==> flow/design.v <==
module fir_serial #(
  NB_IN = 8,
  NB_COEFFS = 8,
  N_COEFFS = 8,
  NB_OUT = NB_IN + NB_COEFFS + $clog2(N_COEFFS)
)
( 
  input signed [NB_IN -1 : 0] i_data,
  input [NB_COEFFS*N_COEFFS -1 : 0] i_coeffs,
  input i_clock,
  output signed [NB_OUT-1 : 0] o_data
);
  localparam NB_PROD = NB_IN + NB_COEFFS;
  reg signed [NB_IN -1 : 0] shift_reg [N_COEFFS-1 -1 : 0];
  reg signed [NB_OUT -1 : 0] data_sum;
  reg signed [NB_PROD -1 : 0] prod;
  integer i;
  always @(posedge i_clock)
  begin
    shift_reg[0] <= $signed(i_data);
    for(i=1; i<N_COEFFS-1; i=i+1)
    begin: shift_reg_for
      shift_reg[i] <= shift_reg[i-1];
    end
  end
  integer j;
  always@(*)
  begin
    data_sum = i_data*$signed(i_coeffs[NB_COEFFS-1 : 0]);
    for(j=1; j<N_COEFFS; j=j+1)
    begin: data_accum
      prod = shift_reg[j-1]*$signed(i_coeffs[(j+1)*NB_COEFFS -1-: NB_COEFFS]);
      data_sum = data_sum + prod;
    end
  end
  assign o_data = data_sum;
endmodule
Tool chain data of fir_serial
The steps from the RTL of fir_serial to its reports follow in flow order.
Line numbers count from 1 in the design file above.
Library cell names are shortened.
{"block": "setup", "top": "fir_serial", "clock_port": "i_clock", "lib": "sky130hd", "pvt_corner": "tt_025C_1v80"}

Word-level counts
Source: Yosys, flattened and elaborated. Widths are those after wreduce; folded enables and synchronous resets count as part of the registers. Registers that Yosys merges into a memory's read port (data or address) are not register bits. Print and check cells do not count. Equal cells are merged and count once.
{"block": "word_totals", "n_memories": 0, "out_inout_bits": 19, "regBits": 56, "mem_bits_rw": 0, "latchBits": 0, "clocked_rd_ports_x_width": 0, "input_bits": 73, "rom_bits": 0}
{"block": "op_classes", "add_sub_neg": 7, "n_mux": 0, "n_shift": 0, "equal": 0, "compare": 0, "div_mod_pow": 0, "mul": 8, "logic": 0, "reduce_logical": 0}
{"block": "ops", "cell": "multiplier 8 x 8 -> 16 bit", "count": 8}
{"block": "ops", "cell": "adder 19 x 16 -> 19 bit", "count": 4}
{"block": "ops", "cell": "adder 18 x 16 -> 19 bit", "count": 1}
{"block": "ops", "cell": "adder 17 x 16 -> 18 bit", "count": 1}
{"block": "ops", "cell": "adder 16 x 16 -> 17 bit", "count": 1}

Longest topological paths
Depth = most cells in a row (Yosys ltp): at word level without a register or memory, in the mapped netlist without a sequential cell, where the memories' decode and read muxes count.
{"block": "logic_depth", "ltp_word": 8, "abc_area": 0, "mapped_depth": 28, "ltp_nobuf": 28}

Mapped cells and area
Source: synth_stat.txt of the flow (Yosys; design flattened, memories mapped). It holds for the ABC_AREA given above (unset counts as 0); a run with the other value may have another netlist.
{"block": "by_type", "cell_type": "fa_1", "count": 691, "type_area_um2": 1.38E+04}
{"block": "by_type", "cell_type": "inv_1", "count": 755, "type_area_um2": 2.83E+03}
{"block": "by_type", "cell_type": "ha_1", "count": 178, "type_area_um2": 2.23E+03}
{"block": "by_type", "cell_type": "and2_1", "count": 298, "type_area_um2": 1.86E+03}
{"block": "by_type", "cell_type": "dfxtp_1", "count": 56, "type_area_um2": 1.12E+03}
{"block": "by_type", "cell_type": "nand2_1", "count": 154, "type_area_um2": 578.054}
{"block": "by_type", "cell_type": "xnor2_1", "count": 31, "type_area_um2": 271.51}
{"block": "by_type", "cell_type": "nand2b_1", "count": 25, "type_area_um2": 156.4}
{"block": "by_type", "cell_type": "nor2b_1", "count": 18, "type_area_um2": 112.608}
{"block": "by_type", "cell_type": "nor2_1", "count": 28, "type_area_um2": 105.101}
{"block": "by_type", "cell_type": "xor2_1", "count": 8, "type_area_um2": 70.067}
{"block": "by_type", "cell_type": "a21oi_1", "count": 9, "type_area_um2": 45.043}
{"block": "by_type", "cell_type": "a21o_1", "count": 4, "type_area_um2": 30.029}
{"block": "by_type", "cell_type": "a211oi_2", "count": 2, "type_area_um2": 25.024}
{"block": "by_type", "cell_type": "o21a_1", "count": 3, "type_area_um2": 22.522}
{"block": "by_type", "cell_type": "o21ai_0", "count": 4, "type_area_um2": 20.019}
{"block": "by_type", "cell_type": "o41ai_2", "count": 1, "type_area_um2": 16.266}
{"block": "by_type", "cell_type": "a311oi_2", "count": 1, "type_area_um2": 15.014}
Not listed: further types 12, cells in them 14.
{"block": "mapped", "seq_area_mm2": 0.0011211, "n_buf": 2, "mapped_cells": 2280, "mapped_area_mm2": 0.0234362, "ff_cells": 56}

Timing after synthesis
OpenSTA on the mapped netlist: ideal clock, no wires. The path of least setup slack (recovery checks aside). Input and output delay are each 20% of the period. Register names are those of the netlist, which keeps one name where synthesis merged equal registers.
{"block": "synth_timing", "path_type": "input to output", "start": "input port i_data[7]", "end": "output port o_data[17]", "period_ps": 12900, "launch_ps": 2580, "t_required_ps": 10320, "n_path_buf": 0, "arrival_ps": 9533, "delay_ps": 6953, "path_stages": 25, "setup_slack_ps": 787, "synth_period_reached_ps": 12113}
"delay_ps" = arrival - input delay + setup time.
A path that ends at an output port has no setup time.
"path_stages" counts driving pins, that of a launching flip-flop among them; a cell with two outputs on the path counts twice.
"synth_period_reached_ps" is the clock period less the worst setup slack; recovery checks do not enter. This is arithmetic on one report: input and output delays are still those of the set period (20% each).
The rows between start and end are the longest chain of elaborated cells between them; the timing report does not say that the signal goes this way. Where chains are equally long, one stands for them.
A line is the first line of the expression or statement that the cell stems from. Yosys adds cells for indexed reads and writes and turns some case tables into memories.
{"block": "synth_via", "path_cell_list": "nand2_1 inv_1 fa_1 inv_1 fa_1 inv_1 fa_1 fa_1 inv_1 fa_1 fa_1 inv_1 fa_1 inv_1 fa_1 fa_1 fa_1 inv_1 ha_1 a21o_1 a211oi_2 nor2b_1 a311oi_2 a21oi_1 xor2_1", "elab_chain_cells": 8, "cells_between": 8, "cone_lines": 2, "classes_between": "add/sub (7); mul (1)"}
{"block": "synth_rtl", "element": "from (decl)", "line": 8, "rtl": "input signed [NB_IN -1 : 0] i_data,"}
{"block": "synth_rtl", "element": "multiplier 8 x 8 -> 16 bit", "line": 29, "rtl": "data_sum = i_data*$signed(i_coeffs[NB_COEFFS-1 : 0]);"}
{"block": "synth_rtl", "element": "adder 16 x 16 -> 17 bit", "line": 33, "rtl": "data_sum = data_sum + prod;"}
{"block": "synth_rtl", "element": "adder 17 x 16 -> 18 bit", "line": 33}
{"block": "synth_rtl", "element": "adder 18 x 16 -> 19 bit", "line": 33}
{"block": "synth_rtl", "element": "adder 19 x 16 -> 19 bit (4 in a row)", "line": 33}
{"block": "synth_rtl", "element": "to (decl)", "line": 11, "rtl": "output signed [NB_OUT-1 : 0] o_data"}

Worst path after layout
From the final timing report of run 1: the path of least setup slack in the routed layout; clock arrival at registers is part of the times.
The report prints the path's times to 10 ps; the period is as set.
{"block": "layout_timing", "path_type": "input to output", "start": "input port i_coeffs[18]", "end": "output port o_data[17]", "period_ps": 12400, "launch_ps": 2480, "t_required_ps": 9920, "setup_slack_ps": -120, "n_path_buf": 3, "path_stages": 22, "arrival_ps": 10040}
The rows between start and end are the longest chain of elaborated cells between them; the timing report does not say that the signal goes this way. Where chains are equally long, one stands for them.
{"block": "layout_via", "path_cell_list": "clkdlybuf4s15_2 nand2_2 fa_2 inv_1 fa_1 fa_1 fa_1 fa_1 fa_2 fa_1 fa_2 fa_1 fa_2 ha_4 a21o_1 a211oi_4 nor2b_1 a311oi_2 buf_4 a21oi_4 xor2_2 buf_2", "elab_chain_cells": 7, "cells_between": 7, "cone_lines": 2, "classes_between": "add/sub (6); mul (1)"}
{"block": "layout_rtl", "element": "from (decl)", "line": 9, "rtl": "input [NB_COEFFS*N_COEFFS -1 : 0] i_coeffs,"}
{"block": "layout_rtl", "element": "multiplier 8 x 8 -> 16 bit", "line": 32, "rtl": "prod = shift_reg[j-1]*$signed(i_coeffs[(j+1)*NB_COEFFS -1-: NB_COEFFS]);"}
{"block": "layout_rtl", "element": "adder 17 x 16 -> 18 bit", "line": 33, "rtl": "data_sum = data_sum + prod;"}
{"block": "layout_rtl", "element": "adder 18 x 16 -> 19 bit", "line": 33}
{"block": "layout_rtl", "element": "adder 19 x 16 -> 19 bit (4 in a row)", "line": 33}
{"block": "layout_rtl", "element": "to (decl)", "line": 11, "rtl": "output signed [NB_OUT-1 : 0] o_data"}

Settings and measured results of 2 stored flow runs for module fir_serial (sky130hd), not sorted in any way. The constraints put input and output delay at 20% of the set period each and load the outputs with 0.01 pF.
"period_less_ws_ps": clock period set for the run, less the worst setup slack. It is reckoned from that one timing run; input and output delays stay at 20% of the period that was set.
"worst_path_time_ps" = time allowed to the worst setup path (clock period - input delay - output delay, where it has them) - its slack; a late launch clock adds to it, a late capture clock takes from it.
"worst_path_time_ps" is known to 10 ps.

{"run": "run 1", "settings": { "period_ns": 12.4, "CAP_MARGIN": 20, "CORE_MARGIN": 2, "CORE_UTILIZATION": 40, "SLEW_MARGIN": 20 }, "results": { "fin_tns_ps": -276, "final_cell_area_mm2": 0.0280056, "worst_path_time_ps": 7560, "critical_path_kind": "input to output", "setup_worst_slack_ps": -123, "period_less_ws_ps": 12523, "post_route_util_pct": 48.4, "synthesis_area_mm2": 0.0234362, "die_mm2": 0.0605431, "timing.hold.ws_ps": 510 }}
{"run": "run 2", "settings": { "period_ns": 12.8, "CORE_UTILIZATION": 16, "PLACE_DENSITY_LB_ADDON": 0.05, "CORE_ASPECT_RATIO": 0.88, "CELL_PAD_IN_SITES_GLOBAL_PLACEMENT": 0, "ABC_AREA": 1, "GPL_TIMING_DRIVEN": 0, "CTS_CLUSTER_SIZE": 21, "CTS_CLUSTER_DIAMETER": 28, "CAP_MARGIN": 20, "MIN_ROUTING_LAYER": "met1", "MAX_ROUTING_LAYER": "met4", "CORE_MARGIN": 2, "SLEW_MARGIN": 20 }, "results": { "fin_tns_ps": 0, "final_cell_area_mm2": 0.0285199, "worst_path_time_ps": 7450, "critical_path_kind": "input to output", "setup_worst_slack_ps": 232, "period_less_ws_ps": 12568, "post_route_util_pct": 18.8, "synthesis_area_mm2": 0.0244097, "die_mm2": 0.155707, "timing.hold.ws_ps": 354 }}
