==> flow/design.v <==
module fir_pipe_reg #(
  NB_IN = 8,
  NB_COEFFS = 8,
  N_COEFFS = 8,
  NB_OUT = NB_IN + NB_COEFFS + $clog2(N_COEFFS)
)
( 
  input signed [NB_IN -1 : 0] i_data,
  input [NB_COEFFS*N_COEFFS -1 : 0] i_coeffs,
  input i_clock,
  output signed [NB_OUT-1 : 0] o_data
);
  localparam NB_PROD = NB_IN + NB_COEFFS;
  reg signed [NB_IN -1 : 0] shift_reg [N_COEFFS-1 -1 : 0];
  reg signed [NB_IN -1 : 0] shift_reg_pipe;
  reg signed [NB_OUT -1 : 0] data_sum;
  reg signed [NB_OUT -1 : 0] data_sum_pipe;
  reg signed [NB_PROD -1 : 0] prod;
  reg [NB_COEFFS*N_COEFFS -1 : 0] coeffs_reg;
  reg signed [NB_IN       -1 : 0] data_reg;
  reg signed [NB_OUT      -1 : 0] data_out_reg;
  integer i;
  always @(posedge i_clock)
  begin
    coeffs_reg   <= i_coeffs;
    data_reg     <= i_data;
    data_out_reg <= data_sum;
    shift_reg[0] <= data_reg;
    shift_reg[1] <= shift_reg[0];
    shift_reg[2] <= shift_reg[1];
    shift_reg_pipe <= shift_reg[2];
    shift_reg[3] <= shift_reg_pipe;
    shift_reg[4] <= shift_reg[3];
    shift_reg[5] <= shift_reg[4];
    shift_reg[6] <= shift_reg[5];
    data_sum_pipe <= data_reg*$signed(coeffs_reg[NB_COEFFS-1 : 0]) + shift_reg[0]*$signed(coeffs_reg[(2*NB_COEFFS)-1 -: NB_COEFFS]) + shift_reg[1]*$signed(coeffs_reg[(3*NB_COEFFS)-1 -: NB_COEFFS]) + shift_reg[2]*$signed(coeffs_reg[(4*NB_COEFFS)-1 -: NB_COEFFS]);
  end
  integer j;
  always@(*)
  begin
    data_sum = data_sum_pipe + shift_reg[3]*$signed(coeffs_reg[(5*NB_COEFFS)-1 -: NB_COEFFS]) + shift_reg[4]*$signed(coeffs_reg[(6*NB_COEFFS)-1 -: NB_COEFFS]) + shift_reg[5]*$signed(coeffs_reg[(7*NB_COEFFS)-1 -: NB_COEFFS]) + shift_reg[6]*$signed(coeffs_reg[(8*NB_COEFFS)-1 -: NB_COEFFS]);
  end
  assign o_data = data_out_reg;
endmodule
# Tool chain data of fir_pipe_reg
# Tool output for the design above, in the order of the flow.
# Line numbers count from 1 in the design file above.
# Operators carry their Yosys type and port widths (W data, S select, Z words).
# Cell names lack the library's common part.
# A cell with -- has no value.
# setup
top	fir_pipe_reg
clk_port	i_clock
cell_library	sky130hd
pvt_corner	tt_025C_1v80

# Elaborated design
# Source: Yosys, flattened and elaborated. Widths are those after wreduce; folded enables and synchronous resets count as part of the registers. Registers that Yosys merges into a memory's read port (data or address) are not register bits. Print and check cells do not count. Equal cells are merged and count once.
# word_totals
register_bits	174
inputBits	73
output_inout_bits	19
elab_cells	27
# classes
addsub	7
n_mul	8
# op_table
cell	count
$mul A8 B8 Y16	8
$add A19 B16 Y19	4
$add A18 B16 Y19	1
$add A17 B16 Y18	1
$add A16 B16 Y17	1

# Longest topological paths
# Depth = most cells in a row (Yosys ltp): at word level without a register or memory, in the mapped netlist without a sequential cell, where the memories' decode and read muxes count.
# depth
word_depth	5
abc_area	0
depth_mapped	24
mapped_depth_nobuf	23

# Synthesis result
# The flow's flattened synthesis, as Yosys stat reports it; memories are mapped. The netlist is that of the ABC_AREA named above (0 if unset); the other value can give another one.
# mapped
cell_count	2522
mapped_area_mm2	0.026374
seq_area_mm2	0.0034833
ff_cells	174
buf_cells	10
# by_type
cell_type	count	type_area_um2
fa_1	679	1.36E+04
dfxtp_1	174	3.48E+03
inv_1	781	2.93E+03
ha_1	197	2.46E+03
and2_1	252	1.58E+03
nand2_1	203	761.981
xnor2_1	44	385.37
nor2b_1	32	200.192
nand2b_1	25	156.4
nor2_1	29	108.854
xor2_1	9	78.826
a21oi_1	14	70.067
nor3_1	13	65.062
o21ai_0	12	60.058
a21o_1	6	45.043
clkbuf_1	10	37.536
o21a_1	5	37.536
a211oi_1	4	30.029
# Not listed: further types 25, cells in them 33.

# Worst setup path after synthesis
# OpenSTA on the mapped netlist: ideal clock, no wires. The path of least setup slack (recovery checks aside). Input and output delay are each 20% of the period. Register names are those of the netlist, which keeps one name where synthesis merged equal registers.
# synth_timing
path_kind	reg-to-reg
startpoint	register coeffs_reg[56]
endpoint	register data_out_reg[16]
clock_period_ns	6.84
setup_time_ns	0.072
launch_ns	0.000
arrival_ns	6.590
required_time_ns	6.768
setup_slack_ns	0.178
path_delay_ns	6.662
path_stages	24
n_path_buf	0
period_less_setup_slack_ns	6.662
# "path_delay_ns" = arrival - input delay + setup time.
# "path_stages" counts driving pins, that of a launching flip-flop among them; a cell with two outputs on the path counts twice.
# "period_less_setup_slack_ns" is the clock period less the worst setup slack; recovery checks do not enter. This is arithmetic on one report: input and output delays are still those of the set period (20% each).
# The rows between start and end are the longest chain of elaborated cells between them; the timing report does not say that the signal goes this way. Where chains are equally long, one stands for them.
# Each line given opens the expression or statement behind the cell; cells for indexed reads and writes are added by Yosys, which also makes memories of some case tables.
# synth_via
cell_sequence	dfxtp_1 -> nand2_1 -> inv_1 -> fa_1 -> inv_1 -> fa_1 -> inv_1 -> fa_1 -> inv_1 -> fa_1 -> fa_1 -> inv_1 -> fa_1 -> inv_1 -> fa_1 -> fa_1 -> inv_1 -> ha_1 -> o21a_1 -> o21a_1 -> a311o_1 -> a31o_1 -> a21oi_2 -> xnor2_1
elab_chain_cells	2
cells_between	2
lines_between	1
cone_classes	1 x add/sub; 1 x mul
# synth_rtl
element	line_no	text
from (decl)	19	reg [NB_COEFFS*N_COEFFS -1 : 0] coeffs_reg;
from (assign)	25	coeffs_reg   <= i_coeffs;
$mul A8 B8 Y16	41	data_sum = data_sum_pipe + shift_reg[3]*$signed(coeffs_reg[(5*NB_COEFFS)-1 -: NB_COEFFS]) + shift_reg[4]*$sign ...
$add A19 B16 Y19	41
to (assign)	27	data_out_reg <= data_sum;
to (decl)	21	reg signed [NB_OUT      -1 : 0] data_out_reg;

# Worst path after layout
# Path of least setup slack in the final report of entry A (OpenROAD, finished layout, wires in). Where an end is a register, its clock arrival counts in the times.
# layout_timing
path_kind	reg-to-reg
startpoint	register shift_reg[6][7]
endpoint	register data_out_reg[16]
clock_period_ns	9.13
setup_time_ns	0.07
launch_ns	0.50
arrival_ns	7.57
required_time_ns	9.55
setup_slack_ns	1.99
path_stages	24
n_path_buf	0
# The rows between start and end are the longest chain of elaborated cells between them; the timing report does not say that the signal goes this way. Where chains are equally long, one stands for them.
# layout_via
cell_sequence	dfxtp_1 -> nand2_1 -> inv_1 -> fa_1 -> inv_1 -> fa_1 -> inv_1 -> fa_1 -> inv_1 -> fa_1 -> fa_1 -> inv_1 -> fa_1 -> inv_1 -> fa_1 -> fa_1 -> inv_1 -> ha_1 -> o21a_1 -> o21a_1 -> a311o_1 -> a31o_1 -> a21oi_2 -> xnor2_1
elab_chain_cells	2
cells_between	2
lines_between	1
cone_classes	1 x add/sub; 1 x mul
# layout_rtl
element	line_no	text
from (decl)	14	reg signed [NB_IN -1 : 0] shift_reg [N_COEFFS-1 -1 : 0];
from (assign)	35	shift_reg[6] <= shift_reg[5];
$mul A8 B8 Y16	41	data_sum = data_sum_pipe + shift_reg[3]*$signed(coeffs_reg[(5*NB_COEFFS)-1 -: NB_COEFFS]) + shift_reg[4]*$sign ...
$add A19 B16 Y19	41
to (assign)	27	data_out_reg <= data_sum;
to (decl)	21	reg signed [NB_OUT      -1 : 0] data_out_reg;

# Below are 2 stored runs of the flow (Yosys, OpenROAD; platform sky130hd) on fir_pipe_reg, each with its settings and what was measured, unordered. Constraints: input delay and output delay 20% of the set period each, output load 0.01 pF.
# "achievedPeriod_ns": clock period set for the run, less the worst setup slack. It is reckoned from that one timing run; input and output delays stay at 20% of the period that was set.
# By "critical_path_time_ns" is meant the share of the clock period that the worst setup path is allowed (20% is reserved at inputs, 20% at outputs), minus its slack. Clock arrival times at its registers enter into it.
# Settings: . = not set for that run.
run	period_ns	CAP_MARGIN	CORE_MARGIN	CORE_UTILIZATION	SLEW_MARGIN	SETUP_SLACK_MARGIN	PLACE_DENSITY_LB_ADDON	CORE_ASPECT_RATIO	CELL_PAD_IN_SITES_DETAIL_PLACEMENT	CTS_CLUSTER_SIZE	MIN_ROUTING_LAYER	synth_area_mm2	design_die_area_mm2	finish.stdcell_area_mm2	util_pct	worst_setup_slack_ns	setupTns_ns	hold_ws_ns	achievedPeriod_ns	critical_path_time_ns	worst_path_kind
entry A	9.13	20	2	40	20	.	.	.	.	.	.	0.026374	0.0680062	0.0289453	44.2	1.989	0.000	0.350	7.141	7.14	reg-to-reg
entry B	13.3	20	9	26	15	-0.18	0.14	1.74	2	43	met1	0.026374	0.11367	0.0294933	29.4	6.142	0.000	0.333	7.158	7.16	reg-to-reg
